==> flow/design.v <==
`timescale 1ns / 1ps
module Timer1(
    input clk,
    input reset,
    input [31:2] Addr,
    input WE,
    input [31:0] Din,
    output [31:0] Dout,
    output IRQ
    );
	reg [1:0] state;
	reg [31:0] mem [2:0];
	reg _IRQ;
	assign IRQ = mem[0][3] & _IRQ;
	assign Dout = mem[Addr[3:2]];
	wire [31:0] load = Addr[3:2] == 0 ? {28'h0, Din[3:0]} : Din;
	integer i;
	always @(posedge clk) begin
		if(reset) begin
			state <= 0; 
			for(i = 0; i < 3; i = i+1) mem[i] <= 0;
			_IRQ <= 0;
		end
		else if(WE) begin
			mem[Addr[3:2]] <= load;
		end
		else begin
			case(state)
				2'b00 : if(mem[0][0]) begin
					state <= 2'b01;
					_IRQ <= 1'b0;
				end
				2'b01 : begin
					mem[2] <= mem[1];
					state <= 2'b10;
				end
				2'b10  : 
					if(mem[0][0]) begin
						if(mem[2] > 1) mem[2] <= mem[2]-1;
						else begin
							mem[2] <= 0;
							state <= 2'b11;
							_IRQ <= 1'b1;
						end
					end
					else state <= 2'b00;
				default : begin
					if(mem[0][2:1] == 2'b00) mem[0][0] <= 1'b0;
					else _IRQ <= 1'b0;
					state <= 2'b00;
				end
			endcase
		end
	end
endmodule
# From RTL to reports: Timer1
# Tool output for the design above, in the order of the flow.
# Lines are those of the file above, counted from 1.
# Cell names lack the library's common part.
# A cell with n/a has no value.
[inputs] design="Timer1" clock_port="clk" cell_library="sky130hd" pvt_corner="tt_025C_1v80"

# Word level
# Counts by Yosys on the flattened word-level netlist (proc, flatten, opt, wreduce; memories kept). Register bits leave out memories and registers merged into their read ports (data or address). Print and check cells are left out. Cells with the same type and inputs are merged into one.
# Memory sizes are those after Yosys's memory passes, which may raise the word count (mostly to a power of two), join words into wider ones and drop unused or constant bits.
[op_classes] addsub=1 n_mul=0 div_mod_pow=0 cmp=1 eq_ne=7 n_shift=0 n_mux=54 n_logic=5 reduce_logical=8
[ops] cell="2-to-1 mux 32 bit" n=19
[ops] cell="OR reduction 32 bit" n=2
[ops] cell="subtractor 32 x 1 -> 32 bit (second input constant)" n=1
[ops] cell="greater-than comparator 32 x 1 -> 1 bit (second input constant)" n=1
[ops] cell="2-to-1 mux 1 bit" n=25
[ops] cell="2-to-1 mux 2 bit" n=8
[ops] cell="inequality test 2 bit (second input constant)" n=3
[ops] cell="logical NOT 2 bit" n=3
[ops] cell="AND reduction 6 bit" n=1
[ops] cell="case mux 2 bit (select 3 bit)" n=1
[ops] cell="inequality test 3 x 1 -> 1 bit (second input constant)" n=1
[ops] cell="inequality test 3 bit (second input constant)" n=1
[ops] cell="AND reduction 3 bit" n=1
[ops] cell="OR reduction 3 bit" n=1
[ops] cell="case mux 1 bit (select 3 bit)" n=1
[ops] cell="bitwise OR 1 bit" n=2
[ops] cell="NOT 1 bit" n=2
[ops] cell="equality test 2 x 1 -> 1 bit (second input constant)" n=1
[ops] cell="equality test 2 bit (second input constant)" n=1
[ops] cell="AND 1 bit" n=1
[bits] register_bits=3 latch_bits=0 mem_bits_rw=128 romBits=0 n_memories=1 input_bits=65
[mem_list] memory="mem" size=4 width=32 line_no=12 text="reg [31:0] mem [2:0];"

# Longest topological paths
# Yosys ltp: most cells in a row. Word level: on the elaborated netlist, between registers, memories and ports. Mapped: between sequential cells and ports; inverters and the memories' decode and read muxes count.
[depth] word_depth=11 abc_area=0 depth_mapped=9 ltp_nobuf=8

# Synthesis result
# The flow's flattened synthesis, as Yosys stat reports it; memories are mapped. The netlist is that of the ABC_AREA named above (0 if unset); the other value can give another one.
[synth_totals] cells=552 synth_area_um2=6796.5 ff_cells=133 buffers=37
[types] cell_type="edfxtp_1" n=128
[types] cell_type="mux4_2" n=32
[types] cell_type="nor2_1" n=81
[types] cell_type="xor2_1" n=19
[types] cell_type="nand2_1" n=43
[types] cell_type="nand3_1" n=30
[types] cell_type="nor3_1" n=24
[types] cell_type="clkbuf_1" n=31
[types] cell_type="a21oi_1" n=20
[types] cell_type="dfxtp_1" n=5
[types] cell_type="and2_1" n=14
[types] cell_type="nor4_1" n=13
[types] cell_type="a221oi_1" n=9
[types] cell_type="and3_1" n=12
[types] cell_type="xnor2_1" n=8
[types] cell_type="nor4_2" n=4
[types] cell_type="or4_1" n=6
[types] cell_type="or3_1" n=6
# Not listed: further types 36, cells in them 67.

# Worst setup path after synthesis
# OpenSTA on the mapped netlist: ideal clock, no wires. The path of least setup slack (recovery checks aside). Input and output delay are each 20% of the period. Register names are those of the netlist, which keeps one name where synthesis merged equal registers.
[synth_timing] kind="input to register" from="input port Addr[2]" to="memory mem[0][0]" period_ns=7.18 in_delay_ns=1.436 setup_ns=0.302 t_first_pin_ns=1.436 arrival_time_ns=4.766 t_required_ns=6.878 path_slack_ns=2.112 path_delay_ns=3.632 path_stages=5 path_buffers=2 synth_period_reached_ns=5.068
# "path_delay_ns" = arrival - input delay + setup time.
# "path_stages": output pins that drive a net of the path, with the launching flip-flop's if there is one; two outputs of one cell count as two.
# "synth_period_reached_ns" is the clock period less the worst setup slack; recovery checks do not enter. This is arithmetic on one report: input and output delays are still those of the set period (20% each).
# Between the ends stands the longest chain of elaborated cells between them, by number of cells; it is not shown to be the way that was timed. Of several equally long chains one is given.
# Each line given opens the expression or statement behind the cell; cells for indexed reads and writes are added by Yosys, which also makes memories of some case tables.
# The path ends at the enable pin of a flip-flop; only ways to that pin are counted.
[synth_between] path_cell_list="clkbuf_1 > or2_2 > clkbuf_1 > o21ai_0 > nand2b_1" elab_chain_len=4 cells_between=4 cone_lines=2
[synth_rtl] item="from (decl)" line_no=5 text="input [31:2] Addr,"
[synth_rtl] item="2-to-1 mux 2 bit" line_no=24 text="else if(WE) begin"
[synth_rtl] item="2-to-1 mux 2 bit" line_no=19 text="if(reset) begin"
[synth_rtl] item="2-to-1 mux 2 bit x2"
[synth_rtl] item="to (decl)" line_no=12 text="reg [31:0] mem [2:0];"

# Worst path after layout
# Path of least setup slack in the final report of run 1 (OpenROAD, finished layout, wires in). Where an end is a register, its clock arrival counts in the times.
[layout_timing] kind="input to output" from="input port Addr[2]" to="output port Dout[22]" period_ns=7.53 in_delay_ns=1.51 t_first_pin_ns=1.51 arrival_time_ns=3.55 t_required_ns=6.02 path_slack_ns=2.47 path_stages=5 path_buffers=4
# Between the ends stands the longest chain of elaborated cells between them, by number of cells; it is not shown to be the way that was timed. Of several equally long chains one is given.
# A memory read counts as a cell of the chain, while the word-level depth stops at memories.
[layout_between] path_cell_list="buf_2 > buf_12 > buf_4 > mux4_2 > clkdlybuf4s50_1" elab_chain_len=1 cells_between=1 cone_lines=1
[layout_rtl] item="from (decl)" line_no=5 text="input [31:2] Addr,"
[layout_rtl] item="memory read (4 x 32 bit)" line_no=12 text="reg [31:0] mem [2:0];"
[layout_rtl] item="to (decl)" line_no=8 text="output [31:0] Dout,"

==> results <==
Design Timer1 on sky130hd. What follows are 2 stored runs of the flow, each under its own settings; their order means nothing. The constraints put input and output delay at 20% of the set period each and load the outputs with 0.01 pF.

[flow] run 1: files
==> flow/run.sh <==
#!/bin/bash
# the make line also repeats the synthesis and layout settings of config.mk as NAME=value (left out here)
make -C /OpenROAD-flow-scripts/flow DESIGN_CONFIG=/design/flow/config.mk WORK_HOME=/design/flow/orfs CLKGATE_MAP_FILE= finish
==> flow/config.mk <==
export PLATFORM = sky130hd
export DESIGN_NAME = Timer1
export DESIGN_NICKNAME = Timer1
export VERILOG_FILES = /design/flow/design.v
export SDC_FILE = /design/flow/constraint.sdc
export NUM_CORES = 4
export LEC_CHECK = 0
export ABC_AREA = 0
export CAP_MARGIN = 35
export CELL_PAD_IN_SITES_DETAIL_PLACEMENT = 1
export CORE_ASPECT_RATIO = 0.84
export CORE_MARGIN = 9
export CORE_UTILIZATION = 50
export CTS_CLUSTER_DIAMETER = 220
export CTS_CLUSTER_SIZE = 31
export GPL_TIMING_DRIVEN = 1
export MAX_ROUTING_LAYER = met4
export MIN_ROUTING_LAYER = met1
export PLACE_DENSITY_LB_ADDON = 0.26
export SETUP_SLACK_MARGIN = -0.15
export SLEW_MARGIN = 20
==> flow/constraint.sdc <==
create_clock -name core_clock -period 7.53 [get_ports {clk}]
set_input_delay 1.5060 -clock core_clock [delete_from_list [all_inputs] [get_ports {clk}]]
set_output_delay 1.5060 -clock core_clock [all_outputs]
set_load 0.01 [all_outputs]

[flow] run 1: metrics
[metrics] die_footprint_um2 = 18130.2
[metrics] final_setup_tns_ns = 0.000
[metrics] final_cell_area_um2 = 8510.7
[metrics] ys_area_um2 = 6796.5
[metrics] hold_worst_slack_ns = 0.505
[metrics] worst_setup_slack_ns = 2.472

[flow] run 2: files
==> flow/run.sh <==
#!/bin/bash
# the make line also repeats the synthesis and layout settings of config.mk as NAME=value (left out here)
make -C /OpenROAD-flow-scripts/flow DESIGN_CONFIG=/design/flow/config.mk WORK_HOME=/design/flow/orfs CLKGATE_MAP_FILE= finish
==> flow/config.mk <==
export PLATFORM = sky130hd
export DESIGN_NAME = Timer1
export DESIGN_NICKNAME = Timer1
export VERILOG_FILES = /design/flow/design.v
export SDC_FILE = /design/flow/constraint.sdc
export NUM_CORES = 4
export LEC_CHECK = 0
export CAP_MARGIN = 10
export CELL_PAD_IN_SITES_DETAIL_PLACEMENT = 0
export CELL_PAD_IN_SITES_GLOBAL_PLACEMENT = 3
export CORE_ASPECT_RATIO = 1.72
export CORE_MARGIN = 2
export CORE_UTILIZATION = 54
export CTS_CLUSTER_DIAMETER = 91
export GPL_TIMING_DRIVEN = 1
export PLACE_DENSITY = 0.36
export SETUP_SLACK_MARGIN = -0.09
export SLEW_MARGIN = 20
==> flow/constraint.sdc <==
create_clock -name core_clock -period 6.27 [get_ports {clk}]
set_input_delay 1.2540 -clock core_clock [delete_from_list [all_inputs] [get_ports {clk}]]
set_output_delay 1.2540 -clock core_clock [all_outputs]
set_load 0.01 [all_outputs]

[flow] run 2: did not finish, placement stopped with GPL-0301
